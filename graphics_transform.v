==> flow/design.v <==
module graphics_transform #(
    parameter DATA_WIDTH = 16   
)(
    input  wire                       clk,
    input  wire                       rst,
    input  wire                       start,
    input  wire signed [DATA_WIDTH-1:0] x_in,
    input  wire signed [DATA_WIDTH-1:0] y_in,
    input  wire [1:0]                 transform_type,  
    input  wire signed [DATA_WIDTH-1:0] param,         
    output reg signed [DATA_WIDTH-1:0] x_out,
    output reg signed [DATA_WIDTH-1:0] y_out,
    output reg                         valid,
    output reg                         done
);
    localparam IDLE = 2'd0, COMPUTE = 2'd1, OUTPUT = 2'd2;
    reg [1:0] state;
    reg signed [2*DATA_WIDTH-1:0] mult_tmp;
    function signed [DATA_WIDTH-1:0] qmul;
        input signed [DATA_WIDTH-1:0] a;
        input signed [DATA_WIDTH-1:0] b;
        reg signed [2*DATA_WIDTH-1:0] prod;
    begin
        prod = a * b;  
        qmul = prod >>> 8;
    end
    endfunction
    always @(posedge clk or posedge rst) begin
        if (rst) begin
            state <= IDLE;
            x_out <= 0;
            y_out <= 0;
            valid <= 1'b0;
            done <= 1'b0;
        end else begin
            case (state)
                IDLE: begin
                    valid <= 1'b0;
                    done <= 1'b0;
                    if (start) state <= COMPUTE;
                end
                COMPUTE: begin
                    case (transform_type)
                        2'b00: begin
                            case (param[7:0])
                                8'd0: begin x_out <= x_in;           y_out <= y_in;           end
                                8'd90: begin x_out <= -y_in;         y_out <= x_in;           end
                                8'd180: begin x_out <= -x_in;        y_out <= -y_in;          end
                                8'd270: begin x_out <= y_in;         y_out <= -x_in;          end
                                default: begin x_out <= x_in;        y_out <= y_in;           end
                            endcase
                        end
                        2'b01: begin
                            x_out <= qmul(x_in, param);
                            y_out <= qmul(y_in, param);
                        end
                        2'b10: begin
                            x_out <= x_in + param;
                            y_out <= y_in;
                        end
                        default: begin
                            x_out <= x_in;
                            y_out <= y_in;
                        end
                    endcase
                    state <= OUTPUT;
                end
                OUTPUT: begin
                    valid <= 1'b1;
                    done <= 1'b1;
                    state <= IDLE;
                end
            endcase
        end
    end
endmodule
# Tool chain data of graphics_transform
# Tool output for the design above, in the order of the flow.
# Lines are those of the file above, counted from 1.
# Operators carry their Yosys type and port widths (W data, S select, Z words).
# Library cell names are shortened.
# The mark -- stands for no value.
# setup
top,graphics_transform
clock_port,clk
lib,sky130hd
pvt_corner,tt_025C_1v80

# Elaborated design
# Source: Yosys, flattened and elaborated, memories not mapped. Widths are those after wreduce. Registers that Yosys merges into a memory's read port (data or address) are not register bits. Print and check cells do not count. Equal cells are merged and count once.
# bits
out_inout_bits,34
input_bits,53
regBits,35
word_cells,29
# classes
reduce_logical,5
add_sub_neg,3
muxes,7
mul,2
eq_ne,8
# ops
cell,count
$mul A16 B16 Y24,2
$pmux W16 S3,3
$neg A16 Y16,2
$pmux W16 S2,1
$add A16 B16 Y16,1
$eq A8 B4 Y1 const B,1
$eq A8 B7 Y1 const B,1
$eq A8 B8 Y1 const B,1
$pmux W2 S3,1
$eq A2 B1 Y1 const B,2
$eq A2 B2 Y1 const B,2
$logic_not A2 Y1,2
$reduce_bool A3 Y1,1
$ne A2 B2 Y1 const B,1
$reduce_and A2 Y1,1
$reduce_bool A2 Y1,1
$pmux W1 S2,1
$mux W2,1

# Longest topological paths
# Longest topological path by Yosys (ltp), each cell counted once; first at word level (registers and memories cut), then after technology mapping (sequential cells cut; the memories' decode and read muxes count).
# logic_depth
word_depth,3
ABC_AREA,0
mapped_depth,25

# Synthesis result
# The flow's flattened synthesis, as Yosys stat reports it; memories are mapped. The netlist is that of the ABC_AREA named above (0 if unset); the other value can give another one.
# The area totals of this step are shown rounded.
# synth_totals
mapped_cells,2289
yosys_area_um2,19000
sequential_area_um2,900
ffs,36
# by_type
cell_type,count,type_area_um2
fa_1,373,7.47E+03
ha_1,157,1.96E+03
inv_1,495,1.86E+03
and2_1,220,1376.32
nand2_1,280,1.05E+03
dfrtp_1,35,875.84
xnor2_1,63,551.779
clkbuf_1,134,502.982
nor2_1,101,379.114
a21oi_1,74,370.355
o21ai_0,61,305.293
xor2_1,29,253.994
nor3_1,38,190.182
a221oi_1,16,140.134
mux4_2,5,112.608
a31oi_1,15,93.84
o21a_1,11,82.579
a211oi_1,10,75.072
# Not listed: further types 55, cells in them 172.

# Path before layout
# OpenSTA on the mapped netlist: ideal clock, no wires. The path of least setup slack (recovery checks aside). Input and output delay are each 20% of the period. Register names are those of the netlist, which keeps one name where synthesis merged equal registers.
# synth_timing
path_kind,input to register
from,input param[7]
to,register x_out[15]
path_delay_ns,5.855
stages,22
setup_slack_ns,0.017
tclk_ns,7.34
arrival_time_ns,7.182
required_ns,7.199
synth_period_reached_ns,7.323
# "path_delay_ns" is the arrival time less input delay plus setup time.
# "stages" counts driving pins, that of a launching flip-flop among them; a cell with two outputs on the path counts twice.
# "synth_period_reached_ns" = period - worst setup slack (recovery checks aside). The figure is calculated, with input and output delays left at 20% of the set period.
# The rows between start and end are the longest chain of elaborated cells between them; the timing report does not say that the signal goes this way. Where chains are equally long, one stands for them.
# A line is the first line of the expression or statement that the cell stems from. Yosys adds cells for indexed reads and writes and turns some case tables into memories.
# A register here has more assigning lines than the two given.
# synth_via
cell_sequence,clkbuf_1 > clkbuf_1 > nand2_1 > fa_1 > inv_1 > fa_1 > fa_1 > fa_1 > fa_1 > inv_1 > fa_1 > inv_1 > ha_1 > o21ai_0 > a2111oi_0 > o32ai_1 > a31oi_1 > a41oi_1 > nand2b_1 > mux2i_1 > a221oi_1 > a221oi_2
elab_chain_cells,3
cells_between,7
# synth_rtl
element,line_no,text
from (decl),10,"input  wire signed [DATA_WIDTH-1:0] param,"
$eq A8 B4 Y1,45,case (param[7:0])
$pmux W16 S3,45,
$pmux W16 S3,43,case (transform_type)
to (assign),46,8'd0: begin x_out <= x_in;           y_out <= y_in;           end
to (assign),47,8'd90: begin x_out <= -y_in;         y_out <= x_in;           end
to (decl),11,"output reg signed [DATA_WIDTH-1:0] x_out,"

# Timing after layout
# Path of least setup slack in the final report of record 1 (OpenROAD, finished layout, wires in). Where an end is a register, its clock arrival counts in the times.
# layout_timing
path_kind,input to register
from,input param[10]
to,register y_out[11]
stages,24
tclk_ns,9.31
arrival_time_ns,9.44
required_ns,9.45
setup_slack_ns,0.01
# The rows between start and end are the longest chain of elaborated cells between them; the timing report does not say that the signal goes this way. Where chains are equally long, one stands for them.
# A register here has more assigning lines than the two given.
# layout_via
cell_sequence,clkdlybuf4s50_1 > clkbuf_2 > clkbuf_1 > and2_1 > fa_1 > inv_1 > fa_1 > inv_1 > fa_1 > fa_1 > fa_1 > inv_1 > fa_1 > inv_1 > ha_1 > a21oi_1 > nor2b_1 > o21ai_0 > o21ai_0 > or3_1 > a21oi_1 > xnor2_1 > a221oi_1 > a21oi_1
elab_chain_cells,2
cells_between,2
# layout_rtl
element,line_no,text
from (decl),10,"input  wire signed [DATA_WIDTH-1:0] param,"
$mul A16 B16 Y24,24,prod = a * b;
$pmux W16 S2,43,case (transform_type)
to (assign),46,8'd0: begin x_out <= x_in;           y_out <= y_in;           end
to (assign),47,8'd90: begin x_out <= -y_in;         y_out <= x_in;           end
to (decl),12,"output reg signed [DATA_WIDTH-1:0] y_out,"

# graphics_transform through Yosys and OpenROAD on sky130hd: 2 stored runs, unordered, with their settings and measured results. The constraints put input and output delay at 20% of the set period each and load the outputs with 0.01 pF.
# "timing.achieved_period_ns" = clock period - worst setup slack. The figure is calculated, with input and output delays left at 20% of the set period.
# "worstPathTime_ns" is the time allowed to the run's worst setup path (the clock period less input and output delay, where it has them) less its slack. Clock arrival times count: a late capture clock shortens it, a late launch clock lengthens it.
# The results are shown rounded.
# Settings: n/a = not set for that run.
run name,period_ns,CORE_UTILIZATION,PLACE_DENSITY_LB_ADDON,CORE_ASPECT_RATIO,CORE_MARGIN,TNS_END_PERCENT,GPL_TIMING_DRIVEN,GPL_ROUTABILITY_DRIVEN,CTS_CLUSTER_SIZE,CAP_MARGIN,SLEW_MARGIN,PLACE_DENSITY,ABC_AREA,ys_area_um2,die_footprint_um2,finish.stdcell_area_um2,util_pct,worst_setup_slack_ns,setupTns_ns,holdWs_ns,timing.achieved_period_ns,worstPathTime_ns,worstPathKind
record 1,9.31,55,0.1,0.72,3,15,0,1,13,20,20,n/a,n/a,19000,37000,21000,61,0.012,0.000,0.38,9.298,7.44,input to register
record 2,5.34,32,n/a,0.7,10,n/a,n/a,n/a,n/a,30,20,0.53,1,21000,75000,30000,47,-0.80,-17,0.45,6.144,5.08,input to register
