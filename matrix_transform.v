==> flow/design.v <==
module matrix_transform #(
    parameter DATA_WIDTH = 16    
)(
    input  wire                       clk,
    input  wire                       rst_n,
    input  wire                       start,
    input  wire signed [DATA_WIDTH-1:0] x_in,
    input  wire signed [DATA_WIDTH-1:0] y_in,
    input  wire [1:0]                 transform_type,  
    input  wire signed [DATA_WIDTH-1:0] param1,        
    input  wire signed [DATA_WIDTH-1:0] param2,        
    output reg signed [DATA_WIDTH-1:0] x_out,
    output reg signed [DATA_WIDTH-1:0] y_out,
    output reg [2*DATA_WIDTH-1:0]      combined_out,
    output reg                         transform_valid,
    output reg                         transform_done
);
    localparam [2:0] IDLE = 3'd0,
                     COMPUTE = 3'd1,
                     OUTPUT  = 3'd2;
    reg [2:0] state;
    function signed [DATA_WIDTH-1:0] qmul;
        input signed [DATA_WIDTH-1:0] a;
        input signed [DATA_WIDTH-1:0] b;
        reg signed [2*DATA_WIDTH-1:0] prod;
    begin
        prod = a * b;
        qmul = prod >>> 8;
    end
    endfunction
    always @(posedge clk or negedge rst_n) begin
        if (!rst_n) begin
            state <= IDLE;
            x_out <= 0;
            y_out <= 0;
            combined_out <= 0;
            transform_valid <= 1'b0;
            transform_done <= 1'b0;
        end
        else begin
            transform_valid <= 1'b0;
            case (state)
                IDLE: begin
                    transform_done <= 1'b0;
                    if (start) state <= COMPUTE;
                end
                COMPUTE: begin
                    case (transform_type)
                        2'b00: begin
                            case (param1[7:0])
                                8'd0: begin x_out <= x_in; y_out <= y_in; end
                                8'd90: begin x_out <= -y_in; y_out <= x_in; end
                                8'd180: begin x_out <= -x_in; y_out <= -y_in; end
                                8'd270: begin x_out <= y_in; y_out <= -x_in; end
                                default: begin x_out <= x_in; y_out <= y_in; end
                            endcase
                        end
                        2'b01: begin
                            x_out <= qmul(x_in, param1);
                            y_out <= qmul(y_in, param1);
                        end
                        2'b10: begin
                            x_out <= x_in + param1;
                            y_out <= y_in + param2;
                        end
                        default: begin
                            x_out <= x_in;
                            y_out <= y_in;
                        end
                    endcase
                    state <= OUTPUT;
                end
                OUTPUT: begin
                    combined_out <= { y_out, x_out };
                    transform_valid <= 1'b1;
                    transform_done <= 1'b1;
                    state <= IDLE;
                end
                default: state <= IDLE;
            endcase
        end
    end
endmodule
**Reports on matrix_transform**

Tool output for the design above, in the order of the flow.
Line numbers count from 1 in the design file above.
Not given: -

- Design top: matrix_transform
- Clock port: clk
- Standard-cell library: sky130hd
- Timing corner: tt_025C_1v80

**After elaboration**

Counts by Yosys on the flattened word-level netlist (proc, flatten, opt, wreduce; memories kept). Register bits leave out memories and registers merged into their read ports (data or address). Print and check cells are left out. Cells with the same type and inputs are merged into one.

- $add $sub $neg: 4
- Multiply operators: 2
- Div/mod/pow operators: 0
- $lt $le $gt $ge: 0
- Equality and inequality tests: 8
- Shifts and indexed selects: 0
- Muxes and demuxes: 8
- Bitwise operators: 0
- Reduce/logical cells: 3

Operators with widths:

| operator | number |
|---|---|
| 16-bit by 16-bit multiplier with 24-bit output | 2 |
| 16-bit parallel mux with 3-bit select | 4 |
| 16-bit adder | 2 |
| 16-bit negator | 2 |
| 8-bit by 4-bit == test with 1-bit output (second input constant) | 1 |
| 8-bit by 7-bit == test with 1-bit output (second input constant) | 1 |
| 8-bit == test (second input constant) | 1 |
| 3-bit parallel mux with 2-bit select | 1 |
| 3-bit by 1-bit == test with 1-bit output (second input constant) | 1 |
| 3-bit by 2-bit == test with 1-bit output (second input constant) | 1 |
| 3-bit zero test | 1 |
| 3-bit 2-to-1 mux | 1 |
| 2-bit by 1-bit == test with 1-bit output (second input constant) | 1 |
| 2-bit == test (second input constant) | 1 |
| 2-bit != test (second input constant) | 1 |
| 2-bit zero test | 1 |
| 2-bit nonzero test | 1 |
| 1-bit parallel mux with 2-bit select | 1 |
| 1-bit 2-to-1 mux | 1 |

- Bits in registers: 69
- Latch bits: 0
- Memory bits (writable): 0
- Bits in read-only memories: 0
- Word width x clocked read ports: 0
- Memories: 0
- Input bits: 69
- Output and inout port bits: 66
- Cells after elaboration: 31

**Longest topological paths**

Depth = most cells in a row (Yosys ltp): at word level without a register or memory, in the mapped netlist without a sequential cell, where the memories' decode and read muxes count.

- Word-level depth: 3
- ABC_AREA: 0
- Gate-level depth with buffers: 25
- Mapped depth without buffers: 22

**Synthesis result**

The flow's flattened synthesis, as Yosys stat reports it; memories are mapped. The netlist is that of the ABC_AREA named above (0 if unset); the other value can give another one.
Totals and module areas in this step are rounded.

- Standard cells after synthesis: 2478
- Synthesis area: 21200 um^2
- Sequential part of the area: 1730 um^2
- Flip-flop cells: 69
- Buffer cells: 150

Cells by type:

| cell | number | area in all (um^2) |
|---|---|---|
| sky130_fd_sc_hd__fa_1 | 374 | 7.49E+03 |
| sky130_fd_sc_hd__ha_1 | 172 | 2.15E+03 |
| sky130_fd_sc_hd__inv_1 | 512 | 1.92E+03 |
| sky130_fd_sc_hd__dfrtp_1 | 68 | 1.7E+03 |
| sky130_fd_sc_hd__and2_1 | 221 | 1.38E+03 |
| sky130_fd_sc_hd__nand2_1 | 282 | 1.06E+03 |
| sky130_fd_sc_hd__xnor2_1 | 72 | 630.605 |
| sky130_fd_sc_hd__clkbuf_1 | 132 | 495.475 |
| sky130_fd_sc_hd__a21oi_1 | 86 | 430.413 |
| sky130_fd_sc_hd__mux2_2 | 38 | 427.91 |
| sky130_fd_sc_hd__o21ai_0 | 83 | 415.398 |
| sky130_fd_sc_hd__nor2_1 | 69 | 258.998 |
| sky130_fd_sc_hd__xor2_1 | 25 | 218.96 |
| sky130_fd_sc_hd__nor3_1 | 34 | 170.163 |
| sky130_fd_sc_hd__o211ai_1 | 22 | 165.158 |
| sky130_fd_sc_hd__nand3_1 | 29 | 145.139 |
| sky130_fd_sc_hd__mux4_2 | 6 | 135.13 |
| sky130_fd_sc_hd__or3_1 | 17 | 106.352 |

Other cell types: 65; their cells: 236.

**Path before layout**

Source: OpenSTA report_checks on the synthesized netlist (no wires, ideal clock, input and output delay 20% of the period each), path of least setup slack; recovery checks are left aside. Register names are those of the netlist, which keeps one name where synthesis merged equal registers.

- Kind: input-to-reg
- From: input y_in[7]
- To: register y_out[14]
- Period: 8440 ps
- External input delay: 1688 ps
- Library setup time: 146 ps
- Time at the first pin: 1688 ps
- Arrival: 7541 ps
- Required time: 8294 ps
- Setup slack: 753 ps
- Delay of the path: 5999 ps
- Driving pins on the path: 25
- Path buffers: 3
- Period reached after synthesis: 7687 ps

"delay of the path" is the arrival time less input delay plus setup time.
"driving pins on the path" counts driving pins, that of a launching flip-flop among them; a cell with two outputs on the path counts twice.
"period reached after synthesis" = period - worst setup slack (recovery checks aside). The figure is calculated, with input and output delays left at 20% of the set period.
The rows between start and end are the longest chain of elaborated cells between them; the timing report does not say that the signal goes this way. Where chains are equally long, one stands for them.
Each line given opens the expression or statement behind the cell; cells for indexed reads and writes are added by Yosys, which also makes memories of some case tables.
At most two assigning lines are given for a register; there are more.

- Cell sequence: sky130_fd_sc_hd__clkbuf_1 > sky130_fd_sc_hd__clkbuf_1 > sky130_fd_sc_hd__clkbuf_1 > sky130_fd_sc_hd__nand2_1 > sky130_fd_sc_hd__fa_1 > sky130_fd_sc_hd__inv_1 > sky130_fd_sc_hd__fa_1 > sky130_fd_sc_hd__inv_1 > sky130_fd_sc_hd__fa_1 > sky130_fd_sc_hd__inv_1 > sky130_fd_sc_hd__fa_1 > sky130_fd_sc_hd__fa_1 > sky130_fd_sc_hd__inv_1 > sky130_fd_sc_hd__fa_1 > sky130_fd_sc_hd__inv_1 > sky130_fd_sc_hd__ha_1 > sky130_fd_sc_hd__nand3_1 > sky130_fd_sc_hd__o211ai_1 > sky130_fd_sc_hd__nor3b_1 > sky130_fd_sc_hd__a211oi_2 > sky130_fd_sc_hd__a41o_1 > sky130_fd_sc_hd__a21oi_1 > sky130_fd_sc_hd__xnor2_1 > sky130_fd_sc_hd__a211oi_1 > sky130_fd_sc_hd__a311oi_1
- Length of the longest elaborated chain: 3
- Elaborated cells on any way between the ends: 5
- Those cells by class: add/sub: 2; mul: 1; mux: 2

RTL lines, path after synthesis:

| item | line | source |
|---|---|---|
| start: declaration | 8 | `input  wire signed [DATA_WIDTH-1:0] y_in,` |
| 16-bit negator | 53 | `8'd180: begin x_out <= -x_in; y_out <= -y_in; end` |
| 16-bit parallel mux with 3-bit select | 50 | `case (param1[7:0])` |
| 16-bit parallel mux with 3-bit select | 48 | `case (transform_type)` |
| end: assignment | 51 | `8'd0: begin x_out <= x_in; y_out <= y_in; end` |
| end: assignment | 52 | `8'd90: begin x_out <= -y_in; y_out <= x_in; end` |
| end: declaration | 13 | `output reg signed [DATA_WIDTH-1:0] y_out,` |

**Timing after layout**

Path of least setup slack in the final report of record 1 (OpenROAD, finished layout, wires in). Where an end is a register, its clock arrival counts in the times.
The report prints the path's times to 10 ps; the period is as set.

- Kind: input-to-reg
- From: input y_in[10]
- To: register y_out[14]
- Period: 9800 ps
- External input delay: 1960 ps
- Library setup time: 150 ps
- Time at the first pin: 1960 ps
- Arrival: 8690 ps
- Required time: 10000 ps
- Setup slack: 1310 ps
- Driving pins on the path: 21
- Path buffers: 1

The rows between start and end are the longest chain of elaborated cells between them; the timing report does not say that the signal goes this way. Where chains are equally long, one stands for them.
At most two assigning lines are given for a register; there are more.

- Cell sequence: sky130_fd_sc_hd__clkdlybuf4s50_1 > sky130_fd_sc_hd__nand2_1 > sky130_fd_sc_hd__fa_1 > sky130_fd_sc_hd__fa_1 > sky130_fd_sc_hd__fa_1 > sky130_fd_sc_hd__fa_1 > sky130_fd_sc_hd__inv_1 > sky130_fd_sc_hd__fa_1 > sky130_fd_sc_hd__inv_1 > sky130_fd_sc_hd__fa_1 > sky130_fd_sc_hd__inv_1 > sky130_fd_sc_hd__ha_1 > sky130_fd_sc_hd__o211ai_1 > sky130_fd_sc_hd__a211oi_1 > sky130_fd_sc_hd__nor3_1 > sky130_fd_sc_hd__a211oi_2 > sky130_fd_sc_hd__a41o_1 > sky130_fd_sc_hd__a21oi_1 > sky130_fd_sc_hd__xnor2_1 > sky130_fd_sc_hd__a211oi_1 > sky130_fd_sc_hd__a311oi_1
- Length of the longest elaborated chain: 3
- Elaborated cells on any way between the ends: 5
- Those cells by class: add/sub: 2; mul: 1; mux: 2

RTL lines, path post-layout:

| item | line | source |
|---|---|---|
| start: declaration | 8 | `input  wire signed [DATA_WIDTH-1:0] y_in,` |
| 16-bit negator | 53 | `8'd180: begin x_out <= -x_in; y_out <= -y_in; end` |
| 16-bit parallel mux with 3-bit select | 50 | `case (param1[7:0])` |
| 16-bit parallel mux with 3-bit select | 48 | `case (transform_type)` |
| end: assignment | 51 | `8'd0: begin x_out <= x_in; y_out <= y_in; end` |
| end: assignment | 52 | `8'd90: begin x_out <= -y_in; y_out <= x_in; end` |
| end: declaration | 13 | `output reg signed [DATA_WIDTH-1:0] y_out,` |

Below are 2 stored runs of the flow (Yosys, OpenROAD; platform sky130hd) on matrix_transform, each with its settings and what was measured, unordered. Constraints: input delay and output delay 20% of the set period each, output load 0.01 pF.
"reached clock period" is the run's clock period less its worst setup slack. It is reckoned from that one timing run; input and output delays stay at 20% of the period that was set.
By "critical setup path time" is meant the share of the clock period that the worst setup path is allowed (20% is reserved at inputs, 20% at outputs), minus its slack. Clock arrival times at its registers enter into it.
"critical setup path time" is given in steps of 10 ps.
The results are shown rounded.
Settings: -- = not set for that run.

| item | record 1 | record 2 |
|---|---|---|
| period_ns | 9.8 | 6.19 |
| CORE_UTILIZATION | 19 | 40 |
| SETUP_SLACK_MARGIN | 1.2 | -- |
| CORE_ASPECT_RATIO | 0.58 | -- |
| TNS_END_PERCENT | 20 | -- |
| CTS_CLUSTER_DIAMETER | 344 | -- |
| MAX_ROUTING_LAYER | met5 | -- |
| CAP_MARGIN | 20 | 20 |
| CORE_MARGIN | 2 | 2 |
| SLEW_MARGIN | 20 | 20 |
| std-cell area (final layout) (um^2) | 24700 | 28400 |
| setup total negative slack (ps) | 0 | -6610 |
| critical setup path time (ps) | 6530 | 5470 |
| class of the worst setup path | input-to-reg | input-to-reg |
| setup slack of the worst path (ps) | 1310 | -521 |
| chip area in the Yosys report (um^2) | 21200 | 21200 |
| worst-case hold slack (ps) | 484 | 494 |
| area of the die (um^2) | 114000 | 54800 |
| final utilization (%) | 22.3 | 54.2 |
| reached clock period (ps) | 8489 | 6711 |
