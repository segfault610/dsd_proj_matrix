==> flow/design.v <==
module simple_generic_matrix_mult #(
    parameter integer M = 3,
    parameter integer N = 3,
    parameter integer P = 3,
    parameter integer DATA_WIDTH = 8
)(
    input  wire clk,
    input  wire rst,
    input  wire start,
    input  wire signed [DATA_WIDTH-1:0] a_in,
    input  wire [$clog2(M*N)-1:0] a_addr,
    input  wire a_wen,
    input  wire signed [DATA_WIDTH-1:0] b_in,
    input  wire [$clog2(N*P)-1:0] b_addr,
    input  wire b_wen,
    output reg [2*DATA_WIDTH-1:0] c_out,
    output reg c_valid,
    output reg done
);
    reg signed [DATA_WIDTH-1:0] A [0:M*N-1];
    reg signed [DATA_WIDTH-1:0] B [0:N*P-1];
    reg [$clog2(M):0] row;
    reg [$clog2(P):0] col;
    reg [$clog2(N):0] k_count;
    reg signed [2*DATA_WIDTH + $clog2(N):0] accumulator;
    localparam IDLE     = 0;
    localparam COMPUTE  = 1;
    localparam ACC_FINAL= 2;
    localparam OUTPUT   = 3;
    localparam DONE_ST  = 4;
    reg [2:0] state;
    wire signed [2*DATA_WIDTH-1:0] product;
    assign product = $signed(A[row*N + k_count]) * $signed(B[k_count*P + col]);
    always @(posedge clk) begin
        if (a_wen) A[a_addr] <= a_in;
        if (b_wen) B[b_addr] <= b_in;
    end
    always @(posedge clk or posedge rst) begin
        if (rst) begin
            state <= IDLE;
            row <= 0;
            col <= 0;
            k_count <= 0;
            accumulator <= 0;
            c_valid <= 0;
            done <= 0;
            c_out <= 0;
        end else begin
            c_valid <= 0;
            case (state)
                IDLE: begin
                    done <= 0;
                    if (start) begin
                        row <= 0;
                        col <= 0;
                        k_count <= 0;
                        accumulator <= 0;
                        state <= COMPUTE;
                    end
                end
                COMPUTE: begin
                    accumulator <= accumulator + product;
                    if (k_count == N-1) state <= ACC_FINAL;
                    else k_count <= k_count + 1;
                end
                ACC_FINAL: state <= OUTPUT;
                OUTPUT: begin
                    c_out <= accumulator[2*DATA_WIDTH-1:0];
                    c_valid <= 1;
                    accumulator <= 0;
                    k_count <= 0;
                    if (col == P-1) begin
                        col <= 0;
                        if (row == M-1) state <= DONE_ST;
                        else begin
                            row <= row + 1;
                            state <= COMPUTE;
                        end
                    end else begin
                        col <= col + 1;
                        state <= COMPUTE;
                    end
                end
                DONE_ST: begin
                    done <= 1;
                    if (!start) state <= IDLE;
                end
                default: state <= IDLE;
            endcase
        end
    end
endmodule
Step by step through the tools: simple_generic_matrix_mult
What the tools print for simple_generic_matrix_mult, step after step.
Lines are those of the file above, counted from 1.
Cell names lack the library's common part.
{"block": "inputs", "top_module": "simple_generic_matrix_mult", "clk_port": "clk", "lib": "sky130hd", "lib_corner": "tt_025C_1v80"}

Elaborated design
Yosys after proc, flatten, opt, wreduce and memory -nomap, before mapping. Memory bits, and registers merged into a memory's read port (data or address), are not among the register bits. Print and check cells are not counted. Equal cells are merged and count once.
Memory sizes are those after Yosys's memory passes, which may raise the word count (mostly to a power of two), join words into wider ones and drop unused or constant bits.
{"block": "word_totals", "inputBits": 29, "ramBits": 144, "ff_bits": 49, "output_inout_bits": 18, "wordCells": 65, "n_memories": 2}
{"block": "op_classes", "mux": 24, "equal": 13, "n_mul": 3, "n_reduce_logical": 9, "add_sub_neg": 6}
{"block": "mem_list", "name": "A", "size": 9, "width": 8, "rd": 1, "wr": 1, "line_no": 20, "source": "reg signed [DATA_WIDTH-1:0] A [0:M*N-1];"}
{"block": "mem_list", "name": "B", "size": 9, "width": 8, "rd": 1, "wr": 1, "line_no": 21, "source": "reg signed [DATA_WIDTH-1:0] B [0:N*P-1];"}
{"block": "op_table", "op": "8-bit by 8-bit multiplier with 16-bit output", "n": 1}
{"block": "op_table", "op": "19-bit case mux with 3-bit select", "n": 1}
{"block": "op_table", "op": "3-bit 2-to-1 mux", "n": 10}
{"block": "op_table", "op": "19-bit by 16-bit adder with 19-bit output", "n": 1}
{"block": "op_table", "op": "19-bit 2-to-1 mux", "n": 1}
{"block": "op_table", "op": "3-bit by 2-bit multiplier with 4-bit output with constant B", "n": 2}
{"block": "op_table", "op": "8-bit 2-to-1 mux", "n": 2}
{"block": "op_table", "op": "3-bit by 2-bit equality test with 1-bit output with constant B", "n": 5}
{"block": "op_table", "op": "3-bit case mux with 5-bit select", "n": 1}
{"block": "op_table", "op": "2-bit inequality test with constant B", "n": 6}
{"block": "op_table", "op": "3-bit case mux with 2-bit select", "n": 2}
{"block": "op_table", "op": "3-bit by 1-bit adder with 3-bit output with constant B", "n": 3}
{"block": "op_table", "op": "3-bit case mux with 3-bit select", "n": 1}
{"block": "op_table", "op": "4-bit by 3-bit adder with 4-bit output", "n": 2}
{"block": "op_table", "op": "4-bit 2-to-1 mux", "n": 2}
{"block": "op_table", "op": "3-bit AND reduction", "n": 2}
{"block": "op_table", "op": "2-bit AND reduction", "n": 2}
{"block": "op_table", "op": "2-bit nonzero test", "n": 2}
{"block": "op_table", "op": "4-bit AND reduction", "n": 1}
{"block": "op_table", "op": "3-bit by 1-bit equality test with 1-bit output with constant B", "n": 1}
{"block": "op_table", "op": "3-bit equality test with constant B", "n": 1}
{"block": "op_table", "op": "3-bit logical NOT", "n": 1}
{"block": "op_table", "op": "3-bit nonzero test", "n": 1}
{"block": "op_table", "op": "1-bit 2-to-1 mux", "n": 3}
{"block": "op_table", "op": "1-bit case mux with 2-bit select", "n": 1}

Longest topological paths
Depth = most cells in a row (Yosys ltp): at word level without a register or memory, in the mapped netlist without a sequential cell, where the memories' decode and read muxes count.
{"block": "logic_depth", "ltp_word": 4, "ABC_AREA": 0, "mapped_depth": 28, "ltp_nobuf": 28}

Synthesis result
Yosys stat after the flow's synthesis: flattened, memories mapped to cells. It holds for the ABC_AREA given above (unset counts as 0); a run with the other value may have another netlist.
The area totals of this step are shown rounded.
{"block": "types", "type": "edfxtp_1", "n": 144, "area_total_um2": 4.32E+03}
{"block": "types", "type": "fa_1", "n": 78, "area_total_um2": 1.56E+03}
{"block": "types", "type": "dfrtp_1", "n": 47, "area_total_um2": 1.18E+03}
{"block": "types", "type": "ha_1", "n": 44, "area_total_um2": 550.528}
{"block": "types", "type": "mux4_2", "n": 18, "area_total_um2": 405.389}
{"block": "types", "type": "inv_1", "n": 99, "area_total_um2": 371.606}
{"block": "types", "type": "mux4_1", "n": 14, "area_total_um2": 367.853}
{"block": "types", "type": "nor2_1", "n": 65, "area_total_um2": 243.984}
{"block": "types", "type": "mux2i_1", "n": 19, "area_total_um2": 190.182}
{"block": "types", "type": "nand2_1", "n": 50, "area_total_um2": 187.68}
{"block": "types", "type": "mux2_2", "n": 16, "area_total_um2": 180.173}
{"block": "types", "type": "a21oi_4", "n": 10, "area_total_um2": 162.656}
{"block": "types", "type": "xnor2_1", "n": 13, "area_total_um2": 113.859}
{"block": "types", "type": "nand2b_1", "n": 17, "area_total_um2": 106.352}
{"block": "types", "type": "o21ai_0", "n": 14, "area_total_um2": 70.067}
{"block": "types", "type": "or2_1", "n": 11, "area_total_um2": 68.816}
{"block": "types", "type": "o21a_1", "n": 7, "area_total_um2": 52.55}
{"block": "types", "type": "a21oi_1", "n": 10, "area_total_um2": 50.048}
Other cell types: 39; their cells: 100.
{"block": "mapped", "area_um2": 10930, "buffers": 18, "stdcells": 776, "flip_flops": 192, "sequential_area_um2": 5527}

Timing after synthesis
Source: OpenSTA report_checks on the synthesized netlist (no wires, ideal clock, input and output delay 20% of the period each), path of least setup slack; recovery checks are left aside. Register names are those of the netlist, which keeps one name where synthesis merged equal registers.
{"block": "synth_path", "path_type": "register -> register", "startpoint": "reg k_count[0]", "endpoint": "reg accumulator[12]", "slack_ns": 4.486, "delay_ns": 6.715, "stages": 27, "n_path_buf": 1, "t_arrival_ns": 6.593, "required_ns": 11.078, "clock_period_ns": 11.2, "period_less_setup_slack_ns": 6.714}
"delay_ns" = arrival - input delay + setup time.
"stages": output pins that drive a net of the path, with the launching flip-flop's if there is one; two outputs of one cell count as two.
"period_less_setup_slack_ns" is the clock period less the worst setup slack; recovery checks do not enter. This is arithmetic on one report: input and output delays are still those of the set period (20% each).
Between the ends stands the longest chain of elaborated cells between them, by number of cells; it is not shown to be the way that was timed. Of several equally long chains one is given.
Each line given opens the expression or statement behind the cell; cells for indexed reads and writes are added by Yosys, which also makes memories of some case tables.
A memory read counts as a cell of the chain, while the word-level depth stops at memories.
At most two assigning lines are given for a register; there are more.
{"block": "synth_via", "path_cell_list": "dfrtp_1 > inv_1 > fa_1 > inv_1 > ha_1 > inv_1 > fa_1 > xnor2_2 > buf_6 > nor2_1 > a21oi_4 > inv_2 > nand2_1 > fa_1 > fa_1 > inv_1 > fa_1 > fa_1 > inv_1 > fa_1 > inv_1 > ha_1 > o21ai_1 > a21oi_1 > o21a_1 > or3_1 > a32o_1", "elab_chain_cells": 6}
{"block": "synth_lines", "element": "start, declared", "line_no": 24, "source": "reg [$clog2(N):0] k_count;"}
{"block": "synth_lines", "element": "start, assigned", "line_no": 43, "source": "k_count <= 0;"}
{"block": "synth_lines", "element": "start, assigned", "line_no": 64, "source": "else k_count <= k_count + 1;"}
{"block": "synth_lines", "element": "3-bit by 2-bit multiplier with 4-bit output", "line_no": 33}
{"block": "synth_lines", "element": "4-bit by 3-bit adder with 4-bit output", "line_no": 33}
{"block": "synth_lines", "element": "memory 9 x 8 bit", "line_no": 21, "source": "reg signed [DATA_WIDTH-1:0] B [0:N*P-1];"}
{"block": "synth_lines", "element": "8-bit by 8-bit multiplier with 16-bit output", "line_no": 33}
{"block": "synth_lines", "element": "19-bit by 16-bit adder with 19-bit output", "line_no": 62}
{"block": "synth_lines", "element": "19-bit case mux with 3-bit select", "line_no": 50, "source": "case (state)"}
{"block": "synth_lines", "element": "end, assigned", "line_no": 44, "source": "accumulator <= 0;"}
{"block": "synth_lines", "element": "end, assigned", "line_no": 62}
{"block": "synth_lines", "element": "end, declared", "line_no": 25, "source": "reg signed [2*DATA_WIDTH + $clog2(N):0] accumulator;"}

Worst path after layout
From the final timing report of run 1: the path of least setup slack in the routed layout; clock arrival at registers is part of the times.
{"block": "layout_path", "path_type": "register -> register", "startpoint": "reg k_count[1]", "endpoint": "reg accumulator[12]", "clock_period_ns": 5.25, "n_path_buf": 4, "stages": 23, "required_ns": 5.58, "t_arrival_ns": 6.72, "slack_ns": -1.15}
Between the ends stands the longest chain of elaborated cells between them, by number of cells; it is not shown to be the way that was timed. Of several equally long chains one is given.
A memory read counts as a cell of the chain, while the word-level depth stops at memories.
At most two assigning lines are given for a register; there are more.
{"block": "layout_via", "path_cell_list": "dfrtp_1 > buf_4 > fa_1 > inv_1 > fa_2 > buf_12 > mux2i_4 > nor2_2 > a21oi_4 > buf_4 > buf_4 > nor2_1 > fa_1 > fa_1 > fa_1 > fa_1 > ha_4 > ha_4 > o21a_1 > o21a_1 > o21a_1 > or3_1 > a32o_1", "elab_chain_cells": 6}
{"block": "layout_lines", "element": "start, declared", "line_no": 24, "source": "reg [$clog2(N):0] k_count;"}
{"block": "layout_lines", "element": "start, assigned", "line_no": 43, "source": "k_count <= 0;"}
{"block": "layout_lines", "element": "start, assigned", "line_no": 64, "source": "else k_count <= k_count + 1;"}
{"block": "layout_lines", "element": "3-bit by 2-bit multiplier with 4-bit output", "line_no": 33}
{"block": "layout_lines", "element": "4-bit by 3-bit adder with 4-bit output", "line_no": 33}
{"block": "layout_lines", "element": "memory 9 x 8 bit", "line_no": 21, "source": "reg signed [DATA_WIDTH-1:0] B [0:N*P-1];"}
{"block": "layout_lines", "element": "8-bit by 8-bit multiplier with 16-bit output", "line_no": 33}
{"block": "layout_lines", "element": "19-bit by 16-bit adder with 19-bit output", "line_no": 62}
{"block": "layout_lines", "element": "19-bit case mux with 3-bit select", "line_no": 50, "source": "case (state)"}
{"block": "layout_lines", "element": "end, assigned", "line_no": 44, "source": "accumulator <= 0;"}
{"block": "layout_lines", "element": "end, assigned", "line_no": 62}
{"block": "layout_lines", "element": "end, declared", "line_no": 25, "source": "reg signed [2*DATA_WIDTH + $clog2(N):0] accumulator;"}

Memo
Re: implementation data of simple_generic_matrix_mult

Below are 2 stored runs of the flow (Yosys, OpenROAD; platform sky130hd) on simple_generic_matrix_mult, each with its settings and what was measured, unordered. Constraints: input delay and output delay 20% of the set period each, output load 0.01 pF.
"period_reached_ns" means the clock period less the worst setup slack. The figure is calculated, with input and output delays left at 20% of the set period.
"timing.worst_path_ns" means the part of the period allowed to the worst setup path (the constraints hold back 20% at inputs and 20% at outputs) less its slack; where the path has registers, the arrival times of their clocks count too.
Measured values are rounded.

{"run": "run 1", "settings": { "period_ns": 5.25, "CORE_UTILIZATION": 54, "PLACE_DENSITY_LB_ADDON": 0.2, "HOLD_SLACK_MARGIN": 0.07, "CORE_MARGIN": 7, "CELL_PAD_IN_SITES_GLOBAL_PLACEMENT": 2, "TNS_END_PERCENT": 25, "CTS_CLUSTER_SIZE": 18, "CAP_MARGIN": 20, "SLEW_MARGIN": 20 }, "results": { "synth_area_um2": 10930, "design.die.area_um2": 24420, "finalCellArea_um2": 13280, "layout_utilization_frac": 0.676, "setup_ws_ns": -1.146, "fin_tns_ns": -9.952, "holdWs_ns": 0.357, "period_reached_ns": 6.396, "timing.worst_path_ns": 6.40, "timing.worst_path_kind": "register -> register" }}
{"run": "run 2", "settings": { "period_ns": 8.28, "CORE_UTILIZATION": 39, "PLACE_DENSITY_LB_ADDON": 0.28, "CAP_MARGIN": 30, "SLEW_MARGIN": 40, "CORE_MARGIN": 2 }, "results": { "synth_area_um2": 10930, "design.die.area_um2": 29380, "finalCellArea_um2": 12490, "layout_utilization_frac": 0.451, "setup_ws_ns": 0.888, "fin_tns_ns": 0.000, "holdWs_ns": 0.353, "period_reached_ns": 7.392, "timing.worst_path_ns": 7.39, "timing.worst_path_kind": "register -> register" }}
